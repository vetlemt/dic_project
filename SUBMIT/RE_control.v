==> flow/design.v <==
`timescale 1us / 1ns
module RE_control(
    input exp_increase,
    input exp_decrease,
    input clk,
    input reset,
    input init,
    output NRE_1,
    output NRE_2,
    output ADC,
    output expose,
    output erase
    );
    parameter [1:0] idle = 2'b00;
    parameter [1:0] exposure = 2'b01;
    parameter [1:0] readout = 2'b10;
    reg [1:0] state;         
    reg [4:0] t_exp;         
    reg [4:0] t_read;        
    reg [4:0] exp_counter ;  
    reg [4:0] read_counter;  
    reg ofv4;                
    reg ofv5;                
    reg NRE_1_r;            
    reg NRE_2_r;
    reg ADC_r;
    reg expose_r;
    reg erase_r;
    reg [2:0] R [9:0];  
    initial begin
        state = idle;
        t_exp = 5;
        t_read = 9;  
        exp_counter = 0;
        read_counter = 0;
        ofv4 = 0;
        ofv5 = 0;
        NRE_1_r = 1;
        NRE_2_r = 1;
        ADC_r = 0;
        expose_r = 0;
        erase_r = 1; 
        R[0] = 3'b110;
        R[1] = 3'b110;
        R[2] = 3'b010;
        R[3] = 3'b011;
        R[4] = 3'b010;
        R[5] = 3'b110;
        R[6] = 3'b100;
        R[7] = 3'b101;
        R[8] = 3'b100;
        R[9] = 3'b110;       
    end
    assign NRE_1 = NRE_1_r;
    assign NRE_2 = NRE_2_r;
    assign ADC = ADC_r;
    assign expose = expose_r;
    assign erase = erase_r; 
    always @(posedge clk) begin
        case (state)
            idle: begin 
                if (init == 1 && reset == 0)
                    state = exposure;  
                else
                    state = idle;
                end
            exposure: begin 
                if (ofv5 == 1)  
                    state = readout;
                else if (reset == 1) 
                    state = idle;
                else 
                    state = exposure;
                end
            readout: begin 
                if (ofv4 == 1 || reset == 1)
                    state = idle;
                else 
                    state = readout;
                end
            default:  begin state = idle; end
        endcase
    end
    always @(posedge clk)
        case (state)
            exposure: begin
                if (exp_counter < t_exp - 1)
                    exp_counter = exp_counter +1;
                else
                    ofv5 = 1;  
                end
            readout: begin
                if (read_counter < t_read )
                    read_counter = read_counter +1;
                else
                    ofv4 = 1;  
                end
            default: begin 
                exp_counter = 0;
                read_counter = 0;
                ofv4 = 0;
                ofv5 = 0;
                end   
        endcase
    always @(posedge clk)
        if ((exp_increase == 1)&& (t_exp < 30 && t_exp >= 2))
            t_exp = t_exp + 1;
        else if((exp_decrease == 1)&& (t_exp <= 30 && t_exp > 2))
            t_exp = t_exp - 1;        
    always @(posedge clk)
        case (state)
        exposure: begin
            NRE_1_r = 1;
            NRE_2_r = 1;
            ADC_r = 0;
            expose_r = 1;
            erase_r = 0;
            end
        readout: begin
            NRE_1_r = R[read_counter][2];
            NRE_2_r = R[read_counter][1];
            ADC_r = R[read_counter][0];
            expose_r = 0;
            erase_r = 0;
            end
        default: begin   
            NRE_1_r = 1;
            NRE_2_r = 1;
            ADC_r = 0;
            expose_r = 0;
            erase_r = 1;
            end
         endcase   
endmodule
# Tool chain data of RE_control
# The steps from the RTL of RE_control to its reports follow in flow order.
# Line numbers count from 1 in the design file above.
# Library cell names are shortened.
# Not given: --
[setup]
top_module = "RE_control"
clk_port = "clk"
cell_library = "sky130hd"
pvt_corner = "tt_025C_1v80"

# Word-level counts
# Counts by Yosys on the flattened word-level netlist (proc, flatten, opt, wreduce; memories kept). Register bits leave out memories and registers merged into their read ports (data or address). Print and check cells are left out. Cells with the same type and inputs are merged into one.
# Memory sizes are those after Yosys's memory passes, which may raise the word count (mostly to a power of two), join words into wider ones and drop unused or constant bits.
[word_totals]
reg_bits = 21
romBits = 30
clocked_rd_ports_x_width = 3
n_memories = 1
inputBits = 5
out_inout_bits = 5
wordCells = 59
[mem_list]
columns = ["memory", "words", "word_bits", "rd", "wr", "line_no", "source"]
rows = [
  ["R", 10, 3, 1, 0, 29, "reg [2:0] R [9:0];"],
]
[op_classes]
add_sub_neg = 4
n_cmp = 6
eq_ne = 6
muxes = 17
n_logic = 3
reduce_and_logical = 14
[ops]
columns = ["operator", "count"]
rows = [
  ["5-bit by 32-bit < comparator with 1-bit output", 1],
  ["5-bit parallel mux with 2-bit select", 2],
  ["5-bit 2-to-1 mux", 4],
  ["5-bit by 1-bit adder with 5-bit output (second input constant)", 3],
  ["2-bit != test (second input constant)", 4],
  ["2-bit AND reduction", 4],
  ["5-bit by 1-bit subtractor with 6-bit output (second input constant)", 1],
  ["2-bit parallel mux with 3-bit select", 1],
  ["1-bit 2-to-1 mux", 6],
  ["1-bit logical AND", 5],
  ["5-bit by 2-bit >= comparator with 1-bit output (second input constant)", 1],
  ["5-bit by 2-bit greater-than comparator with 1-bit output (second input constant)", 1],
  ["5-bit by 4-bit < comparator with 1-bit output (second input constant)", 1],
  ["5-bit less-or-equal comparator (second input constant)", 1],
  ["5-bit < comparator (second input constant)", 1],
  ["1-bit parallel mux with 2-bit select", 2],
  ["2-bit 2-to-1 mux", 2],
  ["1-bit inverter", 3],
  ["2-bit by 1-bit == test with 1-bit output (second input constant)", 1],
  ["2-bit == test (second input constant)", 1],
  ["2-bit zero test", 1],
  ["2-bit nonzero test", 1],
  ["2-bit OR reduction", 1],
  ["1-bit logical OR", 1],
  ["1-bit zero test", 1],
]

# Logic depth
# Longest topological path by Yosys (ltp), each cell counted once; first at word level (registers and memories cut), then after technology mapping (sequential cells cut; the memories' decode and read muxes count).
[depth]
depth_word = 5
ABC_AREA = 0
depth_mapped = 9

# Mapped cells and area
# Source: synth_stat.txt of the flow (Yosys; design flattened, memories mapped). It holds for the ABC_AREA given above (unset counts as 0); a run with the other value may have another netlist.
[types]
columns = ["type", "count"]
rows = [
  ["edfxtp_1", 17],
  ["ha_1", 16],
  ["dfxtp_1", 7],
  ["xnor2_1", 6],
  ["inv_1", 13],
  ["xor2_1", 5],
  ["nor2_1", 11],
  ["nand3_1", 7],
  ["and2_1", 5],
  ["mux2i_1", 3],
  ["nand2_1", 7],
  ["a21oi_1", 5],
  ["buf_6", 2],
  ["clkbuf_1", 5],
  ["a22oi_1", 2],
  ["nor3_1", 3],
  ["o21ai_0", 3],
  ["and3_1", 2],
]
# Other cell types: 15; their cells: 16.
[mapped]
mapped_cells = 135
mapped_area_um2 = 1407.6
sequential_area_um2 = 650.6
ffs = 24
buf_cells = 7

# Path before layout
# OpenSTA on the mapped netlist: ideal clock, no wires. The path of least setup slack (recovery checks aside). Input and output delay are each 20% of the period. Register names are those of the netlist, which keeps one name where synthesis merged equal registers.
[synth_path]
path_kind = "register -> register"
startpoint = "register t_exp[1]"
endpoint = "register exp_counter[0]"
period_ns = 3.5
t_first_pin_ns = 0.000
arrival_time_ns = 1.877
required_ns = 3.185
setup_slack_ns = 1.309
delay_ns = 2.192
stages = 8
n_path_buf = 1
synth_period_reached_ns = 2.191
# "delay_ns" = arrival - input delay + setup time.
# "stages" counts driving pins, that of a launching flip-flop among them; a cell with two outputs on the path counts twice.
# "synth_period_reached_ns" = period - worst setup slack (recovery checks aside). The figure is calculated, with input and output delays left at 20% of the set period.
# The rows between start and end are the longest chain of elaborated cells between them; the timing report does not say that the signal goes this way. Where chains are equally long, one stands for them.
# A line is the first line of the expression or statement that the cell stems from. Yosys adds cells for indexed reads and writes and turns some case tables into memories.
# The path ends at the enable pin of a flip-flop; only ways to that pin are counted.
[synth_between]
path_cell_list = "edfxtp_1 > clkbuf_1 > nor3_1 > xnor2_1 > ha_1 > a21o_1 > o2111ai_1 > and3_1"
elab_chain_cells = 4
cone_cells = 4
classes_between = "add/sub: 1; compare: 1; eq/ne: 1; reduce/logical: 1"
[synth_rtl]
columns = ["item", "line_no", "source"]
rows = [
  ["start, declared", 18, "reg [4:0] t_exp;"],
  ["start, assigned", 107, "t_exp = t_exp + 1;"],
  ["start, assigned", 109, "t_exp = t_exp - 1;"],
  ["5-bit by 1-bit subtractor with 6-bit output", 87, "if (exp_counter < t_exp - 1)"],
  ["5-bit by 32-bit < comparator with 1-bit output", 87, ""],
  ["2-bit != test", "--", ""],
  ["2-bit AND reduction", "--", ""],
  ["end, assigned", 88, "exp_counter = exp_counter +1;"],
  ["end, assigned", 99, "exp_counter = 0;"],
  ["end, declared", 20, "reg [4:0] exp_counter ;"],
]

# Timing after layout
# Path of least setup slack in the final report of entry A (OpenROAD, finished layout, wires in). Where an end is a register, its clock arrival counts in the times.
[layout_path]
path_kind = "register -> register"
startpoint = "register t_exp[1]"
endpoint = "register exp_counter[4]"
period_ns = 2.36
t_first_pin_ns = 0.31
arrival_time_ns = 2.18
required_ns = 2.39
setup_slack_ns = 0.20
stages = 7
n_path_buf = 0
# The rows between start and end are the longest chain of elaborated cells between them; the timing report does not say that the signal goes this way. Where chains are equally long, one stands for them.
# The path ends at the enable pin of a flip-flop; only ways to that pin are counted.
[layout_between]
path_cell_list = "edfxtp_1 > nor3_1 > xnor2_1 > ha_1 > a21o_1 > o2111ai_1 > and3_1"
elab_chain_cells = 4
cone_cells = 4
classes_between = "add/sub: 1; compare: 1; eq/ne: 1; reduce/logical: 1"
[layout_rtl]
columns = ["item", "line_no", "source"]
rows = [
  ["start, declared", 18, "reg [4:0] t_exp;"],
  ["start, assigned", 107, "t_exp = t_exp + 1;"],
  ["start, assigned", 109, "t_exp = t_exp - 1;"],
  ["5-bit by 1-bit subtractor with 6-bit output", 87, "if (exp_counter < t_exp - 1)"],
  ["5-bit by 32-bit < comparator with 1-bit output", 87, ""],
  ["2-bit != test", "--", ""],
  ["2-bit AND reduction", "--", ""],
  ["end, assigned", 88, "exp_counter = exp_counter +1;"],
  ["end, assigned", 99, "exp_counter = 0;"],
  ["end, declared", 20, "reg [4:0] exp_counter ;"],
]

Wiki page: RE_control / flow data

RE_control through Yosys and OpenROAD on sky130hd: 2 stored runs, unordered, with their settings and measured results. The constraints put input and output delay at 20% of the set period each and load the outputs with 0.01 pF.
"totalPower_mw" is the tool's figure for a default switching activity; nothing was simulated.

# entry A
==> flow/run.sh <==
#!/bin/bash
# the make line also repeats the synthesis and layout settings of config.mk as NAME=value (left out here)
make -C /OpenROAD-flow-scripts/flow DESIGN_CONFIG=/design/flow/config.mk WORK_HOME=/design/flow/orfs CLKGATE_MAP_FILE= finish
==> flow/config.mk <==
export PLATFORM = sky130hd
export DESIGN_NAME = RE_control
export DESIGN_NICKNAME = RE_control
export VERILOG_FILES = /design/flow/design.v
export SDC_FILE = /design/flow/constraint.sdc
export NUM_CORES = 4
export LEC_CHECK = 0
export CAP_MARGIN = 20
export CORE_MARGIN = 2
export CORE_UTILIZATION = 40
export SLEW_MARGIN = 20
==> flow/constraint.sdc <==
create_clock -name core_clock -period 2.36 [get_ports {clk}]
set_input_delay 0.4720 -clock core_clock [delete_from_list [all_inputs] [get_ports {clk}]]
set_output_delay 0.4720 -clock core_clock [all_outputs]
set_load 0.01 [all_outputs]

==> entry A: results <==
yosys_chip_area_um2=1407.6
die_footprint_um2=4009.4
finish.stdcell_area_um2=1589.0
utilization_frac=0.472
worstSetupSlack_ns=0.204
total_negative_slack_ns=0.000
totalPower_mw=1.926

# entry B
==> flow/run.sh <==
#!/bin/bash
# the make line also repeats the synthesis and layout settings of config.mk as NAME=value (left out here)
make -C /OpenROAD-flow-scripts/flow DESIGN_CONFIG=/design/flow/config.mk WORK_HOME=/design/flow/orfs CLKGATE_MAP_FILE= finish
==> flow/config.mk <==
export PLATFORM = sky130hd
export DESIGN_NAME = RE_control
export DESIGN_NICKNAME = RE_control
export VERILOG_FILES = /design/flow/design.v
export SDC_FILE = /design/flow/constraint.sdc
export NUM_CORES = 4
export LEC_CHECK = 0
export CAP_MARGIN = 20
export CORE_ASPECT_RATIO = 0.55
export CORE_MARGIN = 2
export CORE_UTILIZATION = 38
export GPL_ROUTABILITY_DRIVEN = 1
export MAX_ROUTING_LAYER = met4
export PLACE_DENSITY_LB_ADDON = 0.09
export SETUP_SLACK_MARGIN = 0.4
export SLEW_MARGIN = 5
==> flow/constraint.sdc <==
create_clock -name core_clock -period 4.22 [get_ports {clk}]
set_input_delay 0.8440 -clock core_clock [delete_from_list [all_inputs] [get_ports {clk}]]
set_output_delay 0.8440 -clock core_clock [all_outputs]
set_load 0.01 [all_outputs]

==> entry B: results <==
yosys_chip_area_um2=1407.6
die_footprint_um2=4228.8
finish.stdcell_area_um2=1567.8
utilization_frac=0.442
worstSetupSlack_ns=1.906
total_negative_slack_ns=0.000
totalPower_mw=1.058
